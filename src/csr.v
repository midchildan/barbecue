==> flow/design.v <==
module csr (
  input clk,
  input reset,
  input [CSR_CMD_LEN-1:0] cmd,
  input [CSR_ADDR_LEN-1:0] addr,
  input [XLEN-1:0] wdata,
  output reg [XLEN-1:0] rdata
);
localparam XLEN = 32;
localparam REG_ADDR_LEN = 5;
localparam PC_SEL_LEN   = 3,
           PC_PLUS_FOUR = 3'd0,
           PC_BRANCH    = 3'd1,
           PC_JAL       = 3'd2,
           PC_JALR      = 3'd3;
localparam ALU_OP_LEN = 4,
           ALU_ADD    = 4'd0,
           ALU_SLL    = 4'd1,
           ALU_XOR    = 4'd2,
           ALU_OR     = 4'd3,
           ALU_AND    = 4'd4,
           ALU_SRL    = 4'd5,
           ALU_SEQ    = 4'd6,
           ALU_SNE    = 4'd7,
           ALU_SUB    = 4'd8,
           ALU_SRA    = 4'd9,
           ALU_SLT    = 4'd10,
           ALU_SGE    = 4'd11,
           ALU_SLTU   = 4'd12,
           ALU_SGEU   = 4'd13;
localparam SRCA_SEL_LEN = 2,
           SRCA_RS1     = 2'd0,
           SRCA_PC      = 2'd1,
           SRCA_ZERO    = 2'd2;
localparam SRCB_SEL_LEN = 3,
           SRCB_RS2     = 3'd0,
           SRCB_IMM_I   = 3'd1,
           SRCB_IMM_S   = 3'd2,
           SRCB_IMM_U   = 3'd3,
           SRCB_IMM_J   = 3'd4,
           SRCB_FOUR    = 3'd5,
           SRCB_ZERO    = 3'd6;
localparam MEM_TYPE_LEN = 3,
           MEM_B        = 3'b000,
           MEM_H        = 3'b001,
           MEM_W        = 3'b010,
           MEM_D        = 3'b011,
           MEM_BU       = 3'b100,
           MEM_HU       = 3'b101,
           MEM_WU       = 3'b110;
localparam WB_SEL_LEN = 2,
           WB_ALU     = 2'd0,
           WB_MEM     = 2'd1,
           WB_CSR     = 2'd2;
localparam RV_NOP     = 32'b0010011,
           RV_INVALID = 32'b0;
localparam CSR_SEL_LEN     = 1,
           CSR_SEL_RS1     = 1'd0,
           CSR_SEL_IMM     = 1'd1;
localparam CSR_COUNTER_LEN   = 64,
           CSR_ADDR_LEN      = 12,
           CSR_ADDR_CYCLE    = 12'hC00,
           CSR_ADDR_TIME     = 12'hC01,
           CSR_ADDR_INSTRET  = 12'hC02,
           CSR_ADDR_CYCLEH   = 12'hC80,
           CSR_ADDR_TIMEH    = 12'hC81,
           CSR_ADDR_INSTRETH = 12'hC82;
localparam CSR_CMD_LEN = 2,
           CSR_READ    = 2'd0,
           CSR_WRITE   = 2'd1,
           CSR_SET     = 2'd2,
           CSR_CLEAR   = 2'd3;
  reg [CSR_COUNTER_LEN-1:0] cycle_cnt;
  reg [CSR_COUNTER_LEN-1:0] time_cnt;
  reg [CSR_COUNTER_LEN-1:0] instret;
  reg [XLEN-1:0] to_write;
  reg we;
  always @(*) begin
    case (cmd)
      CSR_WRITE: begin
        we = 1'b1;
        to_write = wdata;
      end
      CSR_SET: begin
        we = 1'b1;
        to_write = rdata | wdata;
      end
      CSR_CLEAR: begin
        we = 1'b1;
        to_write = rdata & ~wdata;
      end
      default: begin
        we = 1'b0;
        to_write = wdata;
      end
    endcase
  end
  always @(*) begin
    case (addr)
      CSR_ADDR_CYCLE: rdata = cycle_cnt[0 +: XLEN];
      CSR_ADDR_TIME: rdata = time_cnt[0 +: XLEN];
      CSR_ADDR_INSTRET: rdata = instret[0 +: XLEN];
      CSR_ADDR_CYCLEH: rdata = cycle_cnt[XLEN +: XLEN];
      CSR_ADDR_TIMEH: rdata = time_cnt[XLEN +: XLEN];
      CSR_ADDR_INSTRETH: rdata = instret[XLEN +: XLEN];
      default: rdata = 0;
    endcase
  end
  always @(posedge clk) begin
    if (reset) begin
      cycle_cnt <= 0;
      time_cnt <= 0;
      instret <= 0;
    end else begin
      cycle_cnt <= cycle_cnt + 1;
      time_cnt <= time_cnt + 1;
      instret <= instret + 1;
      if (we) begin
        case (addr)
          CSR_ADDR_CYCLE: cycle_cnt[0 +: XLEN] <= to_write;
          CSR_ADDR_TIME: time_cnt[0 +: XLEN] <= to_write;
          CSR_ADDR_INSTRET: instret[0 +: XLEN] <= to_write;
          CSR_ADDR_CYCLEH: cycle_cnt[XLEN +: XLEN] <= to_write;
          CSR_ADDR_TIMEH: time_cnt[XLEN +: XLEN] <= to_write;
          CSR_ADDR_INSTRETH: instret[XLEN +: XLEN] <= to_write;
          default: ;
        endcase
      end  
    end  
  end  
endmodule
# From RTL to reports: csr
# The steps from the RTL of csr to its reports follow in flow order.
# Lines are those of the file above, counted from 1.
# Cell names lack the library's common part.
# Not given: --
[inputs]
top = "csr"
clk_port = "clk"
library = "sky130hd"
lib_corner = "tt_025C_1v80"

# Word-level counts
# Source: Yosys, flattened and elaborated, memories not mapped. Widths are those after wreduce; folded enables and synchronous resets count as part of the registers. Registers that Yosys merges into a memory's read port (data or address) are not register bits. Print and check cells do not count. Equal cells are merged and count once.
[bits]
ff_bits = 192
input_bits = 48
out_inout_bits = 32
elab_cells = 37
[classes]
addsub = 3
n_eq = 9
mux = 15
bitwise = 3
n_reduce_logical = 1
[ops]
columns = ["operator", "count"]
rows = [
  ["two-way mux 32 bit", 12],
  ["adder 64 x 1 -> 64 bit with constant B", 3],
  ["case mux 32 bit (select 6 bit)", 1],
  ["equality test 12 bit with constant B", 6],
  ["case mux 32 bit (select 2 bit)", 1],
  ["AND 32 bit", 1],
  ["bitwise OR 32 bit", 1],
  ["inverter 32 bit", 1],
  ["equality test 2 bit with constant B", 2],
  ["OR reduction 3 bit", 1],
  ["equality test 2 x 1 -> 1 bit with constant B", 1],
  ["two-way mux 1 bit", 1],
]

# Longest topological paths
# Longest topological path by Yosys (ltp), each cell counted once; first at word level (registers and memories cut), then after technology mapping (sequential cells cut; the memories' decode and read muxes count).
[depth]
word_depth = 6
ABC_AREA = 0
ltp_mapped = 9
ltp_nobuf = 7

# Synthesis result
# The flow's flattened synthesis, as Yosys stat reports it; memories are mapped. The netlist is that of the ABC_AREA named above (0 if unset); the other value can give another one.
# Totals and module areas in this step are rounded.
[synth_totals]
stdcells = 1525
area_um2 = 12400
seqArea_um2 = 3840
ff_cells = 192
buf_cells = 98
[by_type]
columns = ["cell_type", "count", "area_total_um2"]
rows = [
  ["dfxtp_1", 192, 3.84E+03],
  ["xnor2_1", 99, 867.082],
  ["mux2i_1", 77, 770.739],
  ["a211oi_1", 98, 735.706],
  ["xor2_1", 69, 604.33],
  ["nor2_1", 147, 551.779],
  ["o22ai_1", 82, 512.992],
  ["nand4_1", 76, 475.456],
  ["nand3_1", 75, 375.36],
  ["nand2_1", 99, 371.606],
  ["nor3_1", 63, 315.302],
  ["clkbuf_1", 56, 210.202],
  ["and3_1", 32, 200.192],
  ["a21oi_1", 35, 175.168],
  ["buf_2", 35, 175.168],
  ["nor4_1", 26, 162.656],
  ["and4_1", 17, 148.893],
  ["o211a_1", 14, 140.134],
]
# Not listed: further types 52, cells in them 233.

# Worst setup path after synthesis
# OpenSTA on the mapped netlist: ideal clock, no wires. The path of least setup slack (recovery checks aside). Input and output delay are each 20% of the period. Register names are those of the netlist, which keeps one name where synthesis merged equal registers.
[synth_path]
kind = "input to output"
startpoint = "input port addr[0]"
endpoint = "output port rdata[23]"
tclk_ns = 3.03
input_delay_ns = 0.606
out_delay_ns = 0.606
launch_ns = 0.606
t_arrival_ns = 1.992
t_required_ns = 2.424
slack_ns = 0.432
path_delay_ns = 1.386
path_stages = 5
path_buffers = 2
synth_period_reached_ns = 2.598
# "path_delay_ns" is the arrival time less input delay plus setup time.
# A path that ends at an output port has no setup time.
# "path_stages": output pins that drive a net of the path, with the launching flip-flop's if there is one; two outputs of one cell count as two.
# "synth_period_reached_ns" is the clock period less the worst setup slack; recovery checks do not enter. This is arithmetic on one report: input and output delays are still those of the set period (20% each).
# Between the ends stands the longest chain of elaborated cells between them, by number of cells; it is not shown to be the way that was timed. Of several equally long chains one is given.
# Each line given opens the expression or statement behind the cell; cells for indexed reads and writes are added by Yosys, which also makes memories of some case tables.
[synth_via]
cell_sequence = "buf_2 or4b_2 buf_2 o22a_1 o22ai_1"
elab_chain_len = 2
cone_cells = 7
classes_between = "eq/ne (6); mux (1)"
[synth_rtl]
columns = ["item", "line_no", "source"]
rows = [
  ["start: declaration", 5, "input [CSR_ADDR_LEN-1:0] addr,"],
  ["equality test 12 bit", 99, "case (addr)"],
  ["case mux 32 bit (select 6 bit)", 99, ""],
  ["end: declaration", 7, "output reg [XLEN-1:0] rdata"],
]

# Timing after layout
# Path of least setup slack in the final report of run 2 (OpenROAD, finished layout, wires in). Where an end is a register, its clock arrival counts in the times.
[layout_path]
kind = "register to output"
startpoint = "register time_cnt[9]"
endpoint = "output port rdata[9]"
tclk_ns = 1.78
out_delay_ns = 0.36
launch_ns = 0.47
t_arrival_ns = 1.86
t_required_ns = 1.42
slack_ns = -0.44
path_stages = 6
path_buffers = 2
# Between the ends stands the longest chain of elaborated cells between them, by number of cells; it is not shown to be the way that was timed. Of several equally long chains one is given.
# At most two assigning lines are given for a register; there are more.
[layout_via]
cell_sequence = "dfxtp_2 buf_6 mux4_2 a21oi_4 nor2_1 buf_2"
elab_chain_len = 1
cone_cells = 1
cone_lines = 1
classes_between = "mux (1)"
[layout_rtl]
columns = ["item", "line_no", "source"]
rows = [
  ["start: declaration", 74, "reg [CSR_COUNTER_LEN-1:0] time_cnt;"],
  ["start: assignment", 116, "time_cnt <= time_cnt + 1;"],
  ["start: assignment", 121, "CSR_ADDR_TIME: time_cnt[0 +: XLEN] <= to_write;"],
  ["case mux 32 bit (select 6 bit)", 99, "case (addr)"],
  ["end: declaration", 7, "output reg [XLEN-1:0] rdata"],
]

# Measured results for csr: 2 stored runs of the Yosys and OpenROAD flow on sky130hd. The settings differ; the order carries no meaning. The constraints put input and output delay at 20% of the set period each and load the outputs with 0.01 pF.
# "achieved_clock_period_ns": clock period set for the run, less the worst setup slack. It is reckoned from that one timing run; input and output delays stay at 20% of the period that was set.
# "timing.worst_path_ns": the worst setup path's part of the clock period (all of it between registers, 20% less for each end at a port) less its slack. A launch clock that arrives late makes it longer, a capture clock that arrives late makes it shorter.
# "power_total_uw" is the tool's figure for a default switching activity; nothing was simulated.
# The results are shown rounded.

[[run]]
name = "run 1"
[run.settings]
period_ns = 4.06
CORE_UTILIZATION = 68
SETUP_SLACK_MARGIN = 1.18
PLACE_DENSITY_LB_ADDON = 0.19
CORE_ASPECT_RATIO = 0.75
CELL_PAD_IN_SITES_DETAIL_PLACEMENT = 0
TNS_END_PERCENT = 60
GPL_TIMING_DRIVEN = 0
CTS_CLUSTER_DIAMETER = 163
CAP_MARGIN = 10
CORE_MARGIN = 2
SLEW_MARGIN = 20
[run.results]
outcome = "no final report: routing broke off with GRT-0232"

[[run]]
name = "run 2"
[run.settings]
period_ns = 1.78
CAP_MARGIN = 20
CORE_MARGIN = 2
CORE_UTILIZATION = 40
SLEW_MARGIN = 20
[run.results]
yosys_chip_area_um2 = 12400
die_area_um2 = 32500
finish.stdcell_area_um2 = 23800
final_util_pct = 77.9
worst_setup_slack_ns = -0.439
total_negative_slack_ns = -43.2
worst_hold_slack_ns = 0.441
power_total_uw = 9900
achieved_clock_period_ns = 2.219
timing.worst_path_ns = 1.86
critical_path_type = "register to output"
